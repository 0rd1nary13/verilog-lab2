==> flow/design.v <==
module Top_Level #(parameter NS=60, NH=24)(
  input Reset,
        Timeset, 	   
        Alarmset,	   
		Minadv,
		Hrsadv,
		Alarmon,
		Pulse,		   
  output [6:0] S1disp, S0disp, 	    
               M1disp, M0disp, 
               H1disp, H0disp,
  output logic Buzz);	            
  logic[6:0] TSec, TMin, THrs,      
             AMin, AHrs;		    
  logic[6:0] Min, Hrs;
  logic S_max, M_max, H_max, 	    
        TMen, THen, AMen, AHen; 
  logic alarm_trigger;              
  assign TMen = (Timeset & Minadv) | (!Timeset & S_max);   
  assign THen = (Timeset & Hrsadv) | (!Timeset & S_max & M_max);   
  assign AMen = Alarmset & Minadv;            
  assign AHen = Alarmset & Hrsadv;            
  assign Min = Alarmset? AMin : TMin;         
  assign Hrs = Alarmset? AHrs : THrs;         
  ct_mod_N  Sct(
    .clk(Pulse), .rst(Reset), .en(!Timeset), .modulus(7'(NS)),
    .ct_out(TSec), .ct_max(S_max));
  ct_mod_N Mct(
    .clk(Pulse), .rst(Reset), .en(TMen), .modulus(7'(NS)),
    .ct_out(TMin), .ct_max(M_max));
  ct_mod_N  Hct(
	.clk(Pulse), .rst(Reset), .en(THen), .modulus(7'(NH)),
    .ct_out(THrs), .ct_max(H_max));
  ct_mod_N Mreg(
    .clk(Pulse), .rst(Reset), .en(AMen), .modulus(7'(NS)),
    .ct_out(AMin), .ct_max()  ); 
  ct_mod_N  Hreg(
    .clk(Pulse), .rst(Reset), .en(AHen), .modulus(7'(NH)),
    .ct_out(AHrs), .ct_max() ); 
  lcd_int Sdisp(					   
    .bin_in    (TSec)  ,
	.Segment1  (S1disp),
	.Segment0  (S0disp)
	);
  lcd_int Mdisp(
    .bin_in    (Min),
	.Segment1  (M1disp),
	.Segment0  (M0disp)
	);
  lcd_int Hdisp(
    .bin_in    (Hrs),
	.Segment1  (H1disp),
	.Segment0  (H0disp)
	);
  alarm a1(
    .tmin(TMin), .amin(AMin), .thrs(THrs), .ahrs(AHrs), .buzz(alarm_trigger)
	);
  assign Buzz = alarm_trigger & Alarmon;
endmodule
module alarm(
  input[6:0]   tmin,
               amin,
			   thrs,
			   ahrs,						 
  output logic buzz
);
  always_comb
    buzz = (tmin == amin) && (thrs == ahrs);
endmodule
module ct_mod_N (
  input             clk, 
                    rst, 	    
                    en,		    
  input       [6:0] modulus,    
  output logic[6:0] ct_out,	    
  output logic      ct_max);    
  always_ff @(posedge clk)	 begin :clk_loop
    if(rst)	begin      :reset_loop
	  ct_out <= 'b0;
	end			       :reset_loop
	else if(en)	begin  :inc_loop
      if(ct_out == modulus-1) ct_out <= 'b0;
	  else                    ct_out <= ct_out + 'b1;
    end				   :inc_loop
  end	  :clk_loop
  always_comb begin ct_max = ct_out==(modulus-1); end   
endmodule
module lcd_int(
  input[6:0] bin_in,
  output logic [6:0] Segment1,
                     Segment0);
  logic[3:0] bin0;			   
  logic[3:0] bin1;           
  always_comb begin
    if (bin_in < 100) begin
      bin0 = bin_in % 10;     
      bin1 = bin_in / 10;     
    end else begin
      bin0 = bin_in % 10;
      bin1 = (bin_in / 10) % 10;
    end
  end
  always_comb case(bin0) 
    4'b0000 : Segment0 = 7'b1111110;  
    4'b0001 : Segment0 = 7'b0110000;  
    4'b0010 : Segment0 = 7'b1101101;  
    4'b0011 : Segment0 = 7'b1111001;  
    4'b0100 : Segment0 = 7'b0110011;  
    4'b0101 : Segment0 = 7'b1011011;  
    4'b0110 : Segment0 = 7'b1011111;  
    4'b0111 : Segment0 = 7'b1110000;  
    4'b1000 : Segment0 = 7'b1111111;  
    4'b1001 : Segment0 = 7'b1111011;  
    default : Segment0 = 7'b0000000;  
  endcase
  always_comb case(bin1) 
    4'b0000 : Segment1 = 7'b1111110;  
    4'b0001 : Segment1 = 7'b0110000;  
    4'b0010 : Segment1 = 7'b1101101;  
    4'b0011 : Segment1 = 7'b1111001;  
    4'b0100 : Segment1 = 7'b0110011;  
    4'b0101 : Segment1 = 7'b1011011;  
    4'b0110 : Segment1 = 7'b1011111;  
    4'b0111 : Segment1 = 7'b1110000;  
    4'b1000 : Segment1 = 7'b1111111;  
    4'b1001 : Segment1 = 7'b1111011;  
    default : Segment1 = 7'b0000000;  
  endcase
endmodule
======== Reports on Top_Level ========
The steps from the RTL of Top_Level to its reports follow in flow order.
Line numbers count from 1 in the design file above.
Operators carry their Yosys type and port widths (W data, S select, Z words).
The mark -- stands for no value.
set-up
  design top .............................. Top_Level
  clock port .............................. Pulse
  library ................................. sky130hd
  library corner .......................... tt_025C_1v80

======== After elaboration ========
Counts by Yosys on the flattened word-level netlist (proc, flatten, opt, wreduce; memories kept). Register bits leave out memories and registers merged into their read ports (data or address); mux counts leave out enables and synchronous resets folded into registers. Print and check cells are left out. Cells with the same type and inputs are merged into one.
Yosys's memory passes give these memory sizes; they may raise the number of words (mostly to a power of two), join words into wider ones and drop unused or constant bits.
cells by class
  add/sub/neg operators ................... 5
  div/mod/pow operators ................... 9
  $lt $le $gt $ge ......................... 3
  equality and inequality tests ........... 7
  mux-type cells .......................... 10
  bitwise operators ....................... 9
  reduce/logical cells .................... 2
operators with widths
  cell                     number
  $mod A32 B4 Y32 const B  3
  $div A7 B4 Y32 const B   3
  $mod A7 B4 Y32 const B   3
  $mux W7                  7
  $add A7 B1 Y7 const B    5
  $eq A7 B6 Y1 const B     3
  $lt A7 B7 Y1 const B     3
  $eq A7 B5 Y1 const B     2
  $eq A7 B7 Y1             2
  $mux W4                  3
  $and A1 B1 Y1            7
  $or A1 B1 Y1             2
  $logic_and A1 B1 Y1      1
  $logic_not A1 Y1         1
bit counts
  bits in registers ....................... 35
  bits in read-only memories .............. 672
  memory cells ............................ 6
  bits of input ports ..................... 7
  output and inout bits ................... 43
memory list
  name             words  bits a word  read ports  write ports  RTL line  source
  (no name shown)  16     7            1           0            116       always_comb case(bin1)
  (no name shown)  16     7            1           0            103       always_comb case(bin0)
  (no name shown)  16     7            1           0            116
  (no name shown)  16     7            1           0            103
  (no name shown)  16     7            1           0            116
  (no name shown)  16     7            1           0            103

======== Logic depth ========
Yosys ltp: most cells in a row. Word level: on the elaborated netlist, between registers, memories and ports. Mapped: between sequential cells and ports; inverters and the memories' decode and read muxes count.
logic depth
  depth after elaboration ................. 4
  ABC_AREA ................................ 1
  depth in mapped cells ................... 35
  gate-level depth less buffers ........... 34

======== Synthesis result ========
Yosys stat after the flow's synthesis: flattened, memories mapped to cells. It holds for the ABC_AREA given above (unset counts as 0); a run with the other value may have another netlist.
mapped netlist
  standard cells after synthesis .......... 829
  synthesis area .......................... 0.0051312 mm²
  area of sequential cells ................ 0.0007007 mm²
  mapped flip-flops ....................... 35
  buffers ................................. 6
cell types
  cell                      number  area in all (µm²)
  sky130_fd_sc_hd__nand2_1  247     927.139
  sky130_fd_sc_hd__dfxtp_1  35      700.672
  sky130_fd_sc_hd__ha_1     55      688.16
  sky130_fd_sc_hd__inv_1    110     412.896
  sky130_fd_sc_hd__nand3_1  59      295.283
  sky130_fd_sc_hd__nor2_1   52      195.187
  sky130_fd_sc_hd__nand2_2  31      193.936
  sky130_fd_sc_hd__a21oi_1  29      145.139
  sky130_fd_sc_hd__nand3_2  13      130.125
  sky130_fd_sc_hd__nand4_1  19      118.864
  sky130_fd_sc_hd__o21ai_0  22      110.106
  sky130_fd_sc_hd__xor2_1   12      105.101
  sky130_fd_sc_hd__nand2_4  9       101.347
  sky130_fd_sc_hd__o21ai_2  10      87.584
  sky130_fd_sc_hd__nor3_1   17      85.082
  sky130_fd_sc_hd__inv_2    15      56.304
  sky130_fd_sc_hd__nand3_4  3       52.55
  sky130_fd_sc_hd__o21a_1   7       52.55
Other cell types: 28; their cells: 84.

======== Path before layout ========
OpenSTA on the mapped netlist: ideal clock, no wires. The path of least setup slack (recovery checks aside). Input and output delay are each 20% of the period. Register names are those of the netlist, which keeps one name where synthesis merged equal registers.
timing after synthesis
  path type ............................... input -> output
  from .................................... input port Alarmset
  to ...................................... output port H0disp[3]
  clock period ............................ 11000 ps
  external input delay .................... 2200 ps
  output delay ............................ 2200 ps
  time at the first pin ................... 2200 ps
  arrival ................................. 5740 ps
  slack ................................... 3060 ps
  path delay .............................. 3540 ps
  driving pins on the path ................ 31
  buffers on the path ..................... 1
  synthesis period reached ................ 7940 ps
"path delay" = arrival - input delay + setup time.
A path that ends at an output port has no setup time.
"driving pins on the path" counts driving pins, that of a launching flip-flop among them; a cell with two outputs on the path counts twice.
"synthesis period reached" = period - worst setup slack (recovery checks aside). The figure is calculated, with input and output delays left at 20% of the set period.
Between the ends stands the longest chain of elaborated cells between them, by number of cells; it is not shown to be the way that was timed. Of several equally long chains one is given.
A line is the first line of the expression or statement that the cell stems from. Yosys adds cells for indexed reads and writes and turns some case tables into memories.
The chain passes a memory read, where the word-level depth is cut; so it can be longer than that depth.
between the ends, after synthesis
  cell sequence ........................... sky130_fd_sc_hd__buf_6 sky130_fd_sc_hd__o21a_1 sky130_fd_sc_hd__inv_1 sky130_fd_sc_hd__ha_1 sky130_fd_sc_hd__inv_1 sky130_fd_sc_hd__nor2_1 sky130_fd_sc_hd__nand3_2 sky130_fd_sc_hd__nand2_4 sky130_fd_sc_hd__nand2_1 sky130_fd_sc_hd__and2_1 sky130_fd_sc_hd__ha_1 sky130_fd_sc_hd__inv_1 sky130_fd_sc_hd__nand3_1 sky130_fd_sc_hd__or2_1 sky130_fd_sc_hd__nand3_1 sky130_fd_sc_hd__nand2_1 sky130_fd_sc_hd__nor2_4 sky130_fd_sc_hd__nand3_4 sky130_fd_sc_hd__nand2_1 sky130_fd_sc_hd__nand3_2 sky130_fd_sc_hd__nor2_8 sky130_fd_sc_hd__nand3_4 sky130_fd_sc_hd__nand2_1 sky130_fd_sc_hd__nand2_2 sky130_fd_sc_hd__inv_1 sky130_fd_sc_hd__ha_1 sky130_fd_sc_hd__inv_1 sky130_fd_sc_hd__nand3_1 sky130_fd_sc_hd__nand2_1 sky130_fd_sc_hd__nand2_1 sky130_fd_sc_hd__nand2_1
  length of the longest elaborated chain .. 3
  elaborated cells between the ends (all ways) .. 3
  those cells by class .................... div (1); mux (1); memory (1)
ends and longest elaborated chain, after synthesis
  what                RTL line  source
  start: declaration  4         Alarmset,
  $mux W7             24        assign Hrs = Alarmset? AHrs : THrs;
  $mod A7 B4 Y32      99        bin0 = bin_in % 10;
  $mem_v2 Z16 W7      103       always_comb case(bin0)
  end: declaration    11        H1disp, H0disp,

==> results <==
Below are 2 stored runs of the flow (Yosys, OpenROAD; platform sky130hd) on Top_Level, each with its settings, unordered. Constraints: input delay and output delay 20% of the set period each, output load 0.01 pF.

---- flow run A ----
settings
  period_ns = 9.64
  CORE_UTILIZATION = 50
  SETUP_SLACK_MARGIN = 2.32
  PLACE_DENSITY = 0.48
  CORE_MARGIN = 10
  CELL_PAD_IN_SITES_DETAIL_PLACEMENT = 1
  ABC_AREA = 1
  CTS_CLUSTER_DIAMETER = 194
  CAP_MARGIN = 20
  SLEW_MARGIN = 20
results
  did not finish, routing stopped with ODB-0269

---- flow run B ----
settings
  period_ns = 7.69
  CORE_UTILIZATION = 70
  SETUP_SLACK_MARGIN = 0.58
  CORE_ASPECT_RATIO = 1.26
  CORE_MARGIN = 7
  CELL_PAD_IN_SITES_GLOBAL_PLACEMENT = 3
  GPL_ROUTABILITY_DRIVEN = 0
  CTS_CLUSTER_SIZE = 64
  CAP_MARGIN = 20
  SLEW_MARGIN = 20
results
  did not finish, placement stopped with GPL-0301
